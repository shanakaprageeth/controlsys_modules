==> flow/design.v <==
module BLDC_commutation(
	clk,
	rst,
	enable,
	hall_1,
	hall_2,
	hall_3,
	current_in,
	current_out_U,
	current_out_V,
	hall_error
    );
parameter REG_SIZE = 16;
input clk;
input rst;
input enable;
input hall_1;
input hall_2;
input hall_3;
input [REG_SIZE-1:0] current_in;
output reg [REG_SIZE-1:0] current_out_U = 0;
output reg [REG_SIZE-1:0] current_out_V = 0;
output reg hall_error = 0;
reg [4:0] state = 0;
always @(posedge clk)begin
	if(rst) begin
		current_out_U <= 0;
		current_out_V <= 0;
		state <= 0;
	end
	else begin
		if (enable) begin
			case(state)
				0: begin
					if ( (hall_1 & hall_2 & hall_3) || (hall_1 & hall_2 & hall_3) ) begin
						current_out_U <= 0;
						current_out_V <= 0;
						hall_error <= 1;
					end
					if (hall_1 & ~hall_2 & ~hall_3) begin
						current_out_U <= -current_in;
						current_out_V <= current_in;
						hall_error <= 0;
						state <= 1;
					end
					if (hall_1 & hall_2 & ~hall_3) begin
						current_out_U <= 0;
						current_out_V <= current_in;
						hall_error <= 0;
						state <= 2;						
					end
					if (~hall_1 & hall_2 & ~hall_3) begin
						current_out_U <= current_in;
						current_out_V <= 0;						
						hall_error <= 0;
						state <= 3;
					end
					if (~hall_1 & hall_2 & hall_3) begin
						current_out_U <= current_in;
						current_out_V <= -current_in;	
						hall_error <= 0;
						state <= 4;						
					end
					if (~hall_1 & ~hall_2 & hall_3) begin
						current_out_U <= 0;
						current_out_V <= -current_in;
						hall_error <= 0;
						state <= 5;
					end
					if (hall_1 & ~hall_2 & hall_3) begin
						current_out_U <= -current_in;
						current_out_V <= 0;
						hall_error <= 0;
						state <= 6;
					end
				end
				1: begin
					if ( hall_2 == 1 ) begin
						current_out_U <= 0;
						current_out_V <= current_in;
						state <= 2;
					end
					if ( hall_3 == 1 ) begin
						current_out_U <= -current_in;
						current_out_V <= 0;
						state <= 6;
					end
					if ( ~(hall_1 & ~hall_2 & ~hall_3) ) begin
						hall_error <= 1;
						state <= 0;
					end					
				end
				2: begin
					if ( ~hall_1 == 1 ) begin
						current_out_U <= current_in;
						current_out_V <= 0;	
						state <= 3;
					end
					if ( ~hall_2 == 1 ) begin
						current_out_U <= -current_in;
						current_out_V <= current_in;
						state <= 1;
					end
					if ( ~(hall_1 & hall_2 & ~hall_3) ) begin
						hall_error <= 1;
						state <= 0;
					end	
				end
				3: begin
					if ( hall_3 == 1 ) begin
						current_out_U <= current_in;
						current_out_V <= -current_in;
						state <= 4;
					end
					if ( hall_1 == 1 ) begin
						current_out_U <= 0;
						current_out_V <= current_in;
						state <= 2;
					end
					if ( ~(~hall_1 & hall_2 & ~hall_3) ) begin
						hall_error <= 1;
						state <= 0;
					end	
				end
				4: begin
					if ( ~hall_2 == 1 ) begin
						current_out_U <= 0;
						current_out_V <= -current_in;
						state <= 5;
					end
					if ( ~hall_3 == 1 ) begin
						current_out_U <= current_in;
						current_out_V <= 0;	
						state <= 3;
					end
					if ( ~(~hall_1 & hall_2 & hall_3) ) begin
						hall_error <= 1;
						state <= 0;
					end	
				end
				5: begin
					if ( hall_1 == 1 ) begin
						current_out_U <= -current_in;
						current_out_V <= 0;
						state <= 6;
					end
					if ( hall_2 == 1 ) begin
						current_out_U <= current_in;
						current_out_V <= -current_in;
						state <= 4;
					end
					if ( ~(~hall_1 & ~hall_2 & hall_3) ) begin
						hall_error <= 1;
						state <= 0;
					end	
				end
				6: begin
					if ( ~hall_3 == 1 ) begin
						current_out_U <= -current_in;
						current_out_V <= current_in;
						state <= 1;
					end
					if ( ~hall_1 == 1 ) begin
						current_out_U <= 0;
						current_out_V <= -current_in;
						state <= 5;
					end
					if ( ~(hall_1 & ~hall_2 & hall_3) ) begin
						hall_error <= 1;
						state <= 0;
					end	
				end
				default: begin
					state <= 0;
				end	
			endcase	
		end
		else begin
			current_out_U <= 0;
			current_out_V <= 0;
			state <= 0;
		end
	end
end
endmodule
Tool chain data of BLDC_commutation
The steps from the RTL of BLDC_commutation to its reports follow in flow order.
Line numbers count from 1 in the design file above.
Operators: Yosys type, input widths -> output width; for muxes data width and select width s.
Cell names lack the library's common part.
{ "inputs": {"top": "BLDC_commutation", "clock": "clk", "lib": "sky130hd", "corner": "tt_025C_1v80"} }

Elaborated design
Counts by Yosys on the flattened word-level netlist (proc, flatten, opt, wreduce; memories kept). Register bits leave out memories and registers merged into their read ports (data or address). Print and check cells are left out.
{ "op_classes": {"mux": 78, "eq_ne": 29, "reduce_and_logical": 6, "add_sub_neg": 1, "bitwise": 19} }
{ "ops": {"columns": ["operator", "count"], "rows": [
  ["$mux 16", 37],
  ["$pmux 16 s7", 2],
  ["$mux 5", 24],
  ["$not 1->32", 3],
  ["$eq 32x1->1 const B", 3],
  ["$pmux 5 s7", 1],
  ["$ne 4x4->1 const B", 6],
  ["$ne 3x3->1 const B", 6],
  ["$neg 16->16", 1],
  ["$eq 5x3->1 const B", 3],
  ["$mux 1", 13],
  ["$ne 2x2->1 const B", 6],
  ["$and 1x1->1", 11],
  ["$reduce_and 10->1", 1],
  ["$eq 5x2->1 const B", 2],
  ["$ne 8x8->1 const B", 1],
  ["$reduce_and 8->1", 1],
  ["$ne 7x7->1 const B", 1],
  ["$reduce_and 7->1", 1],
  ["$reduce_bool 7->1", 1],
  ["$pmux 1 s7", 1],
  ["$not 1->1", 5],
  ["$eq 5x1->1 const B", 1],
  ["$logic_not 5->1", 1],
  ["$reduce_or 2->1", 1]
]} }
{ "bits": {"ff_bits": 38, "wordCells": 137} }

Logic depth
Longest topological path by Yosys (ltp), each cell counted once; first at word level (registers and memories cut), then after technology mapping (sequential cells cut; the memories' decode and read muxes count).
{ "depth": {"word_depth": 10, "abc_area": 0, "ltp_mapped": 9, "mapped_depth_nobuf": 8} }

Synthesis result
Source: synth_stat.txt of the flow (Yosys; design flattened, memories mapped). It holds for the ABC_AREA given above (unset counts as 0); a run with the other value may have another netlist.
Totals and module areas in this step are rounded.
{ "mapped": {"mapped_cells": 416, "seqArea_um2": 730.7, "area_um2": 3019, "buffers": 40, "ffs": 36} }
{ "types": {"columns": ["cell", "count", "area_total_um2"], "rows": [
  ["dfxtp_1", 35, 700.672],
  ["a21oi_1", 56, 280.269],
  ["o21ai_0", 56, 280.269],
  ["a221oi_1", 15, 131.376],
  ["nor2_1", 28, 105.101],
  ["nor3_1", 21, 105.101],
  ["nand2_1", 27, 101.347],
  ["o31ai_1", 10, 75.072],
  ["a211oi_1", 9, 67.565],
  ["a22oi_1", 9, 67.565],
  ["clkbuf_8", 4, 55.053],
  ["a22o_1", 6, 52.55],
  ["clkbuf_1", 14, 52.55],
  ["nor2b_1", 8, 50.048],
  ["buf_2", 9, 45.043],
  ["buf_6", 4, 45.043],
  ["nand2b_1", 7, 43.792],
  ["o22ai_1", 7, 43.792]
]} }
Other cell types: 49; their cells: 91.

Path before layout
Path of least setup slack by OpenSTA after synthesis, without wires, with an ideal clock, recovery checks aside; 20% of the period is set as input and as output delay. Where synthesis merged equal registers, the netlist keeps one of their names.
{ "synth_timing": {"path_kind": "input port to flip-flop", "startpoint": "input port current_in[0]", "endpoint": "register current_out_U[6]", "path_stages": 8, "required_time_ns": 2.364, "in_delay_ns": 0.496, "arrival_ns": 2.132, "path_delay_ns": 1.752, "path_slack_ns": 0.233, "tclk_ns": 2.48, "period_less_setup_slack_ns": 2.247} }
"path_delay_ns" = arrival - input delay + setup time.
"path_stages": output pins that drive a net of the path, with the launching flip-flop's if there is one; two outputs of one cell count as two.
"period_less_setup_slack_ns" = period - worst setup slack (recovery checks aside). The figure is calculated, with input and output delays left at 20% of the set period.
The rows between start and end are the longest chain of elaborated cells between them; the timing report does not say that the signal goes this way. Where chains are equally long, one stands for them.
Each line given opens the expression or statement behind the cell; cells for indexed reads and writes are added by Yosys, which also makes memories of some case tables.
A register here has more assigning lines than the two given.
{ "synth_between": {"path_cell_list": "inv_1 > ha_1 > or3b_1 > or3_1 > nor2b_1 > a221oi_1 > a211oi_1 > a31o_1", "elab_chain_len": 8, "cone_cells": 14, "cone_classes": "add/sub: 1; mux: 13"} }
{ "synth_lines": {"columns": ["element", "line", "source"], "rows": [
  ["start: declaration", 20, "input [REG_SIZE-1:0] current_in;"],
  ["$neg 16->16", 41, "current_out_U <= -current_in;"],
  ["$mux 16", 40, "if (hall_1 & ~hall_2 & ~hall_3) begin"],
  ["$mux 16", 46, "if (hall_1 & hall_2 & ~hall_3) begin"],
  ["$mux 16", 52, "if (~hall_1 & hall_2 & ~hall_3) begin"],
  ["$mux 16", 58, "if (~hall_1 & hall_2 & hall_3) begin"],
  ["$mux 16", 64, "if (~hall_1 & ~hall_2 & hall_3) begin"],
  ["$mux 16", 70, "if (hall_1 & ~hall_2 & hall_3) begin"],
  ["$pmux 16 s7", 33, "case(state)"],
  ["end: assignment", 41, null],
  ["end: assignment", 53, "current_out_U <= current_in;"],
  ["end: declaration", 21, "output reg [REG_SIZE-1:0] current_out_U = 0;"]
]} }

Timing after layout
From the final timing report of run 1: the path of least setup slack in the routed layout; clock arrival at registers is part of the times.
{ "layout_timing": {"path_kind": "input port to flip-flop", "startpoint": "input port hall_1", "endpoint": "register current_out_V[10]", "path_stages": 9, "arrival_ns": 2.53, "tclk_ns": 2.5, "in_delay_ns": 0.50, "required_time_ns": 2.67, "path_slack_ns": 0.14} }
The rows between start and end are the longest chain of elaborated cells between them; the timing report does not say that the signal goes this way. Where chains are equally long, one stands for them.
A register here has more assigning lines than the two given.
{ "layout_between": {"path_cell_list": "clkdlybuf4s50_1 > buf_4 > nand2b_1 > a2bb2oi_1 > o22a_1 > buf_12 > o21ai_0 > a21oi_1 > a21oi_1", "elab_chain_len": 10, "cone_cells": 34, "cone_classes": "eq/ne: 6; mux: 14; logic: 13; reduce/logical: 1"} }
{ "layout_lines": {"columns": ["element", "line", "source"], "rows": [
  ["start: declaration", 17, "input hall_1;"],
  ["$and 1x1->1 x2", 35, "if ( (hall_1 & hall_2 & hall_3) || (hall_1 & hall_2 & hall_3) ) begin"],
  ["$mux 16", 35, null],
  ["$mux 16", 40, "if (hall_1 & ~hall_2 & ~hall_3) begin"],
  ["$mux 16", 46, "if (hall_1 & hall_2 & ~hall_3) begin"],
  ["$mux 16", 52, "if (~hall_1 & hall_2 & ~hall_3) begin"],
  ["$mux 16", 58, "if (~hall_1 & hall_2 & hall_3) begin"],
  ["$mux 16", 64, "if (~hall_1 & ~hall_2 & hall_3) begin"],
  ["$mux 16", 70, "if (hall_1 & ~hall_2 & hall_3) begin"],
  ["$pmux 16 s7", 33, "case(state)"],
  ["end: assignment", 42, "current_out_V <= current_in;"],
  ["end: assignment", 48, "current_out_V <= current_in;"],
  ["end: declaration", 22, "output reg [REG_SIZE-1:0] current_out_V = 0;"]
]} }

Ticket comment

Stored flow runs of BLDC_commutation (2 of them; Yosys, OpenROAD, sky130hd). They differ in their settings and are not a sequence. Constraints: input delay and output delay 20% of the set period each, output load 0.01 pF.
"totalPower_uw": no workload was simulated; the value follows from the tool's default switching activity.
Results are given in rounded form.
[
  {
    "run": "run 1",
    "settings": { "period_ns": 2.5, "CORE_UTILIZATION": 55, "CAP_MARGIN": 20, "CORE_MARGIN": 2, "SLEW_MARGIN": 20 },
    "results": { "totalPower_uw": 1696, "die_footprint_um2": 6098, "finalUtil_pct": 80.4, "timing.setup.ws_ns": 0.139, "synthesis_area_um2": 3019 }
  },
  {
    "run": "run 2",
    "settings": { "period_ns": 3.47, "CORE_UTILIZATION": 72, "SETUP_SLACK_MARGIN": 0.96, "PLACE_DENSITY_LB_ADDON": 0.23, "CORE_ASPECT_RATIO": 0.59, "CELL_PAD_IN_SITES_GLOBAL_PLACEMENT": 1, "TNS_END_PERCENT": 40, "ABC_AREA": 0, "SLEW_MARGIN": 35, "CAP_MARGIN": 20, "CORE_MARGIN": 2 },
    "outcome": "no final report: placement broke off with FLW-0024"
  }
]
