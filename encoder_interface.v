==> flow/design.v <==
`timescale 1ns / 1ps
module encoder_in(
	clk,
	rst, 
	phaseA, 
	phaseB, 
	pulse_count,
	pulse_diff
    );
parameter REG_MAX = 64;
input 						clk;
input 						rst;
input 						phaseA;
input 						phaseB;
output 	reg signed[REG_MAX-1:0] 	pulse_count = 0;
output 	reg signed[REG_MAX-1:0] 	pulse_diff = 0;
reg 	[15:0]			count = 0;
reg 	[2:0] 			phaseA_del = 0;
reg 	[2:0] 			phaseB_del = 0;
reg 	signed [REG_MAX-1:0] 	pulse_count_prev = 0;
always @(posedge clk) 
	begin
		phaseA_del <= {phaseA_del[1:0],phaseA};
		phaseB_del <= {phaseB_del[1:0],phaseB};
		if ( rst ) 
			begin
				phaseA_del <= 0;
				phaseB_del <= 0;
				pulse_count <= 0;
				pulse_count_prev <= 0;
				pulse_diff <= 0;
				count <= 0;
			end	
		if (~rst) 
			begin
				count <= count + 1'b1;
				if(enable) 
					begin						
						if(direction) 
							begin
								if(count == 10000)
									begin
										pulse_diff <= pulse_count - pulse_count_prev;
										pulse_count <= pulse_count + 1'b1;
										pulse_count_prev <= pulse_count;	
										count <= 0;
									end
								else
									pulse_count <= pulse_count + 1'b1;
							end
						if (~direction) 
							begin
								if(count == 10000)
									begin
										pulse_diff <= pulse_count - pulse_count_prev;										
										pulse_count <= pulse_count - 1'b1;
										pulse_count_prev <= pulse_count;	
										count <= 0;
									end
								else
									pulse_count <= pulse_count - 1'b1;
							end
					end
				if(~enable)
					begin
						if(count == 10000)
							begin
								pulse_diff <= pulse_count - pulse_count_prev;
								pulse_count_prev <= pulse_count;	
								count <= 0;
							end
					end				
			end		
	end
wire enable = phaseA_del[1] ^ phaseA_del[2] ^ phaseB_del[1] ^ phaseB_del[2];
wire direction = phaseA_del[1] ^ phaseB_del[2];
endmodule
[Reports on encoder_in]
Tool output for the design above, in the order of the flow.
Line numbers count from 1 in the design file above.
Operators: Yosys type, input widths -> output width; for muxes data width and select width s.
Not given: --
Set-up
  design top: encoder_in
  clock port: clk
  library: sky130hd
  timing corner: tt_025C_1v80

[After elaboration]
Yosys after proc, flatten, opt, wreduce and memory -nomap, before mapping. Enables and synchronous resets that opt folds into registers are not counted as muxes. Memory bits, and registers merged into a memory's read port (data or address), are not among the register bits. Print and check cells are not counted. Equal cells are merged and count once.
Word-level totals
  bits in registers: 214
  output and inout bits: 128
  elaborated cells: 44
  input bits: 4
Operators by class
  eq/ne operators: 1
  bitwise operators: 4
  muxes and demuxes: 29
  add/subtract/negate cells: 4
Operators with widths (number)
  $mux 64: 22
  $mux 16: 7
  $add 64x1->64 const B: 1
  $sub 64x1->64 const B: 1
  $sub 64x64->64: 1
  $add 16x1->16 const B: 1
  $eq 16x14->1 const B: 1
  $xor 1x1->1: 4

[Logic depth]
Depth = most cells in a row (Yosys ltp): at word level without a register or memory, in the mapped netlist without a sequential cell, where the memories' decode and read muxes count.
Depth
  word-level depth: 9
  ABC_AREA: 0
  depth in mapped cells: 14
  mapped depth without buffers: 13

[Mapped cells and area]
Source: synth_stat.txt of the flow (Yosys; design flattened, memories mapped). It holds for the ABC_AREA given above (unset counts as 0); a run with the other value may have another netlist.
Cell types
  sky130_fd_sc_hd__dfxtp_1: number 214, area in all 4.28E+03 um^2
  sky130_fd_sc_hd__ha_1: number 127, area in all 1.59E+03 um^2
  sky130_fd_sc_hd__nand2_1: number 388, area in all 1.46E+03 um^2
  sky130_fd_sc_hd__a21oi_1: number 273, area in all 1366.31 um^2
  sky130_fd_sc_hd__xnor2_1: number 69, area in all 604.33 um^2
  sky130_fd_sc_hd__a21o_1: number 65, area in all 487.968 um^2
  sky130_fd_sc_hd__o21ai_0: number 94, area in all 470.451 um^2
  sky130_fd_sc_hd__nor2_1: number 123, area in all 461.693 um^2
  sky130_fd_sc_hd__xor2_1: number 49, area in all 429.162 um^2
  sky130_fd_sc_hd__clkbuf_1: number 100, area in all 375.36 um^2
  sky130_fd_sc_hd__inv_1: number 98, area in all 367.853 um^2
  sky130_fd_sc_hd__a211oi_1: number 31, area in all 232.723 um^2
  sky130_fd_sc_hd__nand3_1: number 43, area in all 215.206 um^2
  sky130_fd_sc_hd__nor3_1: number 41, area in all 205.197 um^2
  sky130_fd_sc_hd__o21bai_1: number 25, area in all 187.68 um^2
  sky130_fd_sc_hd__and3_1: number 29, area in all 181.424 um^2
  sky130_fd_sc_hd__nand4_1: number 29, area in all 181.424 um^2
  sky130_fd_sc_hd__nor2b_1: number 24, area in all 150.144 um^2
Not listed: further types 54, cells in them 233.
Synthesis totals
  flip-flops: 214
  buffer cells: 112
  cell area after synthesis: 15008.1 um^2
  sequential area: 4284.1 um^2
  mapped cells: 2055

[Worst setup path after synthesis]
Path of least setup slack by OpenSTA after synthesis, without wires, with an ideal clock, recovery checks aside; 20% of the period is set as input and as output delay. Where synthesis merged equal registers, the netlist keeps one of their names.
Timing post-synthesis
  path type: reg-to-reg
  from: register phaseB_del[2]
  to: register pulse_count[61]
  stages on the path: 14
  data required time: 6.364 ns
  arrival: 4.203 ns
  buffers on the path: 0
  path slack: 2.161 ns
  launch time at the first pin: 0.000 ns
  path delay: 4.289 ns
  period: 6.45 ns
  setup time: 0.086 ns
  synthesis period reached: 4.289 ns
"path delay" = arrival - input delay + setup time.
"stages on the path": output pins that drive a net of the path, with the launching flip-flop's if there is one; two outputs of one cell count as two.
"synthesis period reached" is the clock period less the worst setup slack; recovery checks do not enter. This is arithmetic on one report: input and output delays are still those of the set period (20% each).
The rows between start and end are the longest chain of elaborated cells between them; the timing report does not say that the signal goes this way. Where chains are equally long, one stands for them.
Each line given opens the expression or statement behind the cell; cells for indexed reads and writes are added by Yosys, which also makes memories of some case tables.
At most two assigning lines are given for a register; there are more.
Between the ends, post-synthesis
  cells stage by stage: sky130_fd_sc_hd__dfxtp_1 -> sky130_fd_sc_hd__xor2_1 -> sky130_fd_sc_hd__inv_1 -> sky130_fd_sc_hd__ha_1 -> sky130_fd_sc_hd__a211oi_1 -> sky130_fd_sc_hd__o21bai_1 -> sky130_fd_sc_hd__a211oi_1 -> sky130_fd_sc_hd__a21oi_2 -> sky130_fd_sc_hd__o31ai_1 -> sky130_fd_sc_hd__a31oi_1 -> sky130_fd_sc_hd__a311oi_1 -> sky130_fd_sc_hd__o21ai_0 -> sky130_fd_sc_hd__xnor2_1 -> sky130_fd_sc_hd__a211oi_1
  cells in the longest elaborated chain: 4
  elaborated cells on any way between the ends: 5
  source lines of those cells: 5
  classes of those cells: mux (3); logic (2)
RTL lines, path post-synthesis
  start, declared: line 19  | reg [2:0] phaseB_del = 0;
  start, assigned: line 24  | phaseB_del <= {phaseB_del[1:0],phaseB};
  start, assigned: line 28  | phaseB_del <= 0;
  $xor 1x1->1: line 76  | wire direction = phaseA_del[1] ^ phaseB_del[2];
  $mux 64: line 51  | if (~direction)
  $mux 64: line 37  | if(enable)
  $mux 64: line 34  | if (~rst)
  end, assigned: line 44  | pulse_count <= pulse_count + 1'b1;
  end, assigned: line 49  | pulse_count <= pulse_count + 1'b1;
  end, declared: line 15  | output reg signed[REG_MAX-1:0] pulse_count = 0;

[Worst path after layout]
Path of least setup slack in the final report of entry A (OpenROAD, finished layout, wires in). Where an end is a register, its clock arrival counts in the times.
Timing post-layout
  path type: reg-to-reg
  from: register pulse_count[0]
  to: register pulse_diff[58]
  buffers on the path: 1
  setup time: 0.09 ns
  launch time at the first pin: 0.54 ns
  arrival: 4.26 ns
  stages on the path: 15
  path slack: 0.21 ns
  period: 4.02 ns
  data required time: 4.47 ns
The rows between start and end are the longest chain of elaborated cells between them; the timing report does not say that the signal goes this way. Where chains are equally long, one stands for them.
At most two assigning lines are given for a register; there are more.
Between the ends, post-layout
  cells stage by stage: sky130_fd_sc_hd__dfxtp_1 -> sky130_fd_sc_hd__inv_1 -> sky130_fd_sc_hd__ha_1 -> sky130_fd_sc_hd__fa_1 -> sky130_fd_sc_hd__nor2b_2 -> sky130_fd_sc_hd__o31a_1 -> sky130_fd_sc_hd__o31ai_2 -> sky130_fd_sc_hd__a2111oi_2 -> sky130_fd_sc_hd__nor3_1 -> sky130_fd_sc_hd__buf_4 -> sky130_fd_sc_hd__o31a_1 -> sky130_fd_sc_hd__or4_1 -> sky130_fd_sc_hd__o2111ai_2 -> sky130_fd_sc_hd__xnor2_1 -> sky130_fd_sc_hd__o21ai_1
  cells in the longest elaborated chain: 9
  elaborated cells on any way between the ends: 9
  classes of those cells: add/sub (1); mux (8)
RTL lines, path post-layout
  start, declared: line 15  | output reg signed[REG_MAX-1:0] pulse_count = 0;
  start, assigned: line 44  | pulse_count <= pulse_count + 1'b1;
  start, assigned: line 49  | pulse_count <= pulse_count + 1'b1;
  $sub 64x64->64: line 43  | pulse_diff <= pulse_count - pulse_count_prev;
  $mux 64: line 41  | if(count == 10000)
  $mux 64: line 39  | if(direction)
  $mux 64: line 53  | if(count == 10000)
  $mux 64: line 51  | if (~direction)
  $mux 64: line 37  | if(enable)
  $mux 64: line 66  | if(count == 10000)
  $mux 64: line 64  | if(~enable)
  $mux 64: line 34  | if (~rst)
  end, assigned: line 43
  end, assigned: line 55  | pulse_diff <= pulse_count - pulse_count_prev;
  end, declared: line 16  | output reg signed[REG_MAX-1:0] pulse_diff = 0;

Settings and measured results of 2 stored flow runs for module encoder_in (sky130hd), not sorted in any way. The constraints put input and output delay at 20% of the set period each and load the outputs with 0.01 pF.
"achieved clock period (ns)": clock period set for the run, less the worst setup slack. It is reckoned from that one timing run; input and output delays stay at 20% of the period that was set.
By "worst setup path time (ns)" is meant the share of the clock period that the worst setup path is allowed (20% is reserved at inputs, 20% at outputs), minus its slack. Clock arrival times at its registers enter into it.

settings of entry A
{
  "period_ns": 4.02,
  "CORE_UTILIZATION": 43,
  "SETUP_SLACK_MARGIN": 0.02,
  "PLACE_DENSITY_LB_ADDON": 0.27,
  "HOLD_SLACK_MARGIN": 0.3,
  "CELL_PAD_IN_SITES_GLOBAL_PLACEMENT": 1,
  "CTS_CLUSTER_SIZE": 69,
  "CTS_CLUSTER_DIAMETER": 264,
  "MAX_ROUTING_LAYER": "met5",
  "CAP_MARGIN": 20,
  "CORE_MARGIN": 2,
  "SLEW_MARGIN": 20
}
report of entry A
yosys chip area after synthesis (um^2): 15008.1
finish__design__die__area: 36412.3
finish__design__instance__area__stdcell: 17251.5
finish__timing__setup__ws: 0.212
finish__timing__setup__tns: 0.000
finish__timing__hold__ws: 0.456
achieved clock period (ns): 3.808
worst setup path time (ns): 3.81
worst setup path kind: reg-to-reg

settings of entry B
{
  "period_ns": 4.6,
  "CORE_UTILIZATION": 62,
  "SETUP_SLACK_MARGIN": -0.4,
  "PLACE_DENSITY": 0.6,
  "CORE_MARGIN": 5,
  "GPL_TIMING_DRIVEN": 0,
  "GPL_ROUTABILITY_DRIVEN": 0,
  "CAP_MARGIN": 30,
  "SLEW_MARGIN": 40,
  "MIN_ROUTING_LAYER": "met1",
  "MAX_ROUTING_LAYER": "met5"
}
report of entry B
yosys chip area after synthesis (um^2): 15008.1
finish__design__die__area: 27418.4
finish__design__instance__area__stdcell: 17548.1
finish__timing__setup__ws: -0.014
finish__timing__setup__tns: -0.014
finish__timing__hold__ws: 0.437
achieved clock period (ns): 4.614
worst setup path time (ns): 4.61
worst setup path kind: reg-to-reg
