==> flow/design.v <==
`timescale 1ns / 1ps
module filter_basic( clk, rst, filter_input, filter_output );
parameter REG_MAX = 32;
parameter GAIN_1 = 1;
parameter GAIN_2 = 16;
input clk;
input rst;
input [REG_MAX - 1 :0] filter_input;
output reg [REG_MAX - 1: 0] filter_output = 0;
reg signed [REG_MAX - 1 : 0 ] filter_out_prev = 0;
reg signed [REG_MAX + 3 : 0 ] filter_out_temp = 0;  
always @(posedge clk) begin
	if (rst) begin
		filter_out_prev <= 0;
		filter_output <= 0;
		filter_out_temp <= 0;
	end
	else begin
		filter_out_temp <= filter_out_prev +( GAIN_1 * filter_input )+ (GAIN_2 * filter_output);
		filter_output <= filter_out_temp[REG_MAX + 3 : 4 ];
		filter_out_prev <= filter_output;
	end
end
endmodule
-- From RTL to reports: filter_basic
Tool output for the design above, in the order of the flow.
Line numbers count from 1 in the design file above.
Library cell names are shortened.
Not given: -
- design top: filter_basic
- clock input: clk
- standard-cell library: sky130hd
- timing corner: tt_025C_1v80

-- Word-level counts
Yosys after proc, flatten, opt, wreduce and memory -nomap, before mapping. Enables and synchronous resets that opt folds into registers are not counted as muxes. Memory bits, and registers merged into a memory's read port (data or address), are not among the register bits. Print and check cells are not counted. Equal cells are merged and count once.
- input port bits: 34
- noted flip-flop bits (word level): 100
- output and inout port bits at 32
- cells after elaboration at 5
- add/sub/neg operators: 2
- operators by type and width (operator ; number):
    33-bit by 36-bit adder with 36-bit output ; 1
    32-bit by 32-bit adder with 33-bit output ; 1

-- Depth
Longest topological path by Yosys (ltp), each cell counted once; first at word level (registers and memories cut), then after technology mapping (sequential cells cut; the memories' decode and read muxes count).
- word-level depth at 2
- ABC_AREA: 0
- gate-level depth with buffers: 13

-- Netlist
Yosys stat after the flow's synthesis: flattened, memories mapped to cells. It holds for the ABC_AREA given above (unset counts as 0); a run with the other value may have another netlist.
- cell count: 458
- noted flip-flops: 96
- chip area (Yosys): 4718.3 um^2
- noted buffer cells: 16
- cell types (cell ; number):
    dfxtp_1 ; 96
    fa_1 ; 28
    ha_1 ; 34
    nor2b_1 ; 68
    a21oi_1 ; 29
    nor2_1 ; 35
    xnor2_1 ; 14
    a21o_1 ; 16
    xor2_1 ; 11
    nand2_1 ; 20
    clkbuf_1 ; 15
    nand4_1 ; 8
    inv_1 ; 11
    nand3_1 ; 8
    o21ai_0 ; 7
    a21oi_2 ; 3
    a31oi_1 ; 4
    o21ai_1 ; 5
Other cell types: 31; their cells: 46.

-- Path before layout
Source: OpenSTA report_checks on the synthesized netlist (no wires, ideal clock, input and output delay 20% of the period each), path of least setup slack; recovery checks are left aside. Register names are those of the netlist, which keeps one name where synthesis merged equal registers.
- path kind: in2reg
- start: in filter_input[4]
- end: reg filter_out_temp[31]
- path delay: 2.607 ns
- clock period at 4.43 ns
- setup slack: 0.937 ns
- noted external input delay: 0.886 ns
- stages: 13
- time at the first pin: 0.886 ns
- data arrival time at 3.370 ns
- noted library setup time: 0.123 ns
- synthesis period reached at 3.493 ns
"path delay" = arrival - input delay + setup time.
"stages" counts driving pins, that of a launching flip-flop among them; a cell with two outputs on the path counts twice.
"synthesis period reached" = period - worst setup slack (recovery checks aside). The figure is calculated, with input and output delays left at 20% of the set period.
The rows between start and end are the longest chain of elaborated cells between them; the timing report does not say that the signal goes this way. Where chains are equally long, one stands for them.
A line is the first line of the expression or statement that the cell stems from. Yosys adds cells for indexed reads and writes and turns some case tables into memories.
- path through: inv_1 fa_1 inv_1 ha_1 o21ai_1 a22oi_2 a211o_1 nor2b_4 o21ai_2 a21oi_2 or2_1 a31oi_1 mux2_1
- noted length of the longest elaborated chain: 2
- elaborated cells on any way between the ends at 2
- those cells by class: add/sub (2)
- ends and longest elaborated chain, post-synthesis (item ; line ; text):
    from (decl) ; 8 ; input [REG_MAX - 1 :0] filter_input;
    32-bit by 32-bit adder with 33-bit output ; 19 ; filter_out_temp <= filter_out_prev +( GAIN_1 * filter_input )+ (GAIN_2 * filter_output);
    33-bit by 36-bit adder with 36-bit output ; 19 ;
    to (assign) ; 16 ; filter_out_temp <= 0;
    to (assign) ; 19 ;
    to (decl) ; 11 ; reg signed [REG_MAX + 3 : 0 ] filter_out_temp = 0;

-- Timing after layout
From the final timing report of flow run 1: the path of least setup slack in the routed layout; clock arrival at registers is part of the times.
- path kind: in2reg
- start: in filter_input[1]
- end: reg filter_out_temp[35]
- setup slack: 0.33 ns
- stages: 13
- noted library setup time: 0.11 ns
- time at the first pin: 0.66 ns
- noted external input delay: 0.66 ns
- data arrival time at 3.22 ns
- clock period at 3.32 ns
The rows between start and end are the longest chain of elaborated cells between them; the timing report does not say that the signal goes this way. Where chains are equally long, one stands for them.
- path through: clkdlybuf4s50_1 ha_2 ha_1 nand4_1 a22oi_2 a211o_1 nor2b_4 o21ai_2 a21oi_2 buf_4 o2111ai_4 a21boi_2 mux2_4
- noted length of the longest elaborated chain: 2
- elaborated cells on any way between the ends at 2
- those cells by class: add/sub (2)
- ends and longest elaborated chain, post-layout (item ; line ; text):
    from (decl) ; 8 ; input [REG_MAX - 1 :0] filter_input;
    32-bit by 32-bit adder with 33-bit output ; 19 ; filter_out_temp <= filter_out_prev +( GAIN_1 * filter_input )+ (GAIN_2 * filter_output);
    33-bit by 36-bit adder with 36-bit output ; 19 ;
    to (assign) ; 16 ; filter_out_temp <= 0;
    to (assign) ; 19 ;
    to (decl) ; 11 ; reg signed [REG_MAX + 3 : 0 ] filter_out_temp = 0;

Design filter_basic on sky130hd. What follows are 2 stored runs of the flow, each under its own settings; their order means nothing. The constraints put input and output delay at 20% of the set period each and load the outputs with 0.01 pF.
"clock period reached" is the run's clock period less its worst setup slack. It is reckoned from that one timing run; input and output delays stay at 20% of the period that was set.
By "time used up by the worst setup path" is meant the share of the clock period that the worst setup path is allowed (20% is reserved at inputs, 20% at outputs), minus its slack. Clock arrival times at its registers enter into it.
By "power" is meant OpenSTA's value without simulated activity: inputs other than the clock are taken to toggle once in ten clock periods, and the tool carries that through the logic.

Flow run 1
Settings were period_ns = 3.32; SETUP_SLACK_MARGIN = 0.63; CAP_MARGIN = 20; CORE_MARGIN = 2; CORE_UTILIZATION = 40; SLEW_MARGIN = 20
- time used up by the worst setup path at 2.32 ns
- kind of the worst setup path: in2reg
- final utilization: 0.608
- power: 5.372 mW
- noted the post-synthesis cell area: 4,718.3 um^2
- noted the clock period reached: 2.988 ns
- overall die area at 12,679.9 um^2
- total negative slack on setup checks: 0.000 ns
- noted the worst hold slack after layout: 0.434 ns
- standard-cell area after layout at 6,974.2 um^2
- noted the setup slack of the worst path: 0.332 ns

Flow run 2
Settings were period_ns = 2.47; CORE_UTILIZATION = 38; SETUP_SLACK_MARGIN = -0.22; HOLD_SLACK_MARGIN = 0.15; CORE_ASPECT_RATIO = 1.27; CORE_MARGIN = 2; CELL_PAD_IN_SITES_DETAIL_PLACEMENT = 0; CTS_CLUSTER_SIZE = 22; SLEW_MARGIN = 15; MAX_ROUTING_LAYER = met5; CAP_MARGIN = 20
- overall die area at 13,330.0 um^2
- noted the setup slack of the worst path: -0.428 ns
- final utilization: 0.6
- noted the worst hold slack after layout: 0.435 ns
- time used up by the worst setup path at 2.40 ns
- kind of the worst setup path: in2reg
- standard-cell area after layout at 7,230.7 um^2
- total negative slack on setup checks: -5.631 ns
- noted the clock period reached: 2.898 ns
- power: 7.347 mW
- noted the post-synthesis cell area: 4,718.3 um^2
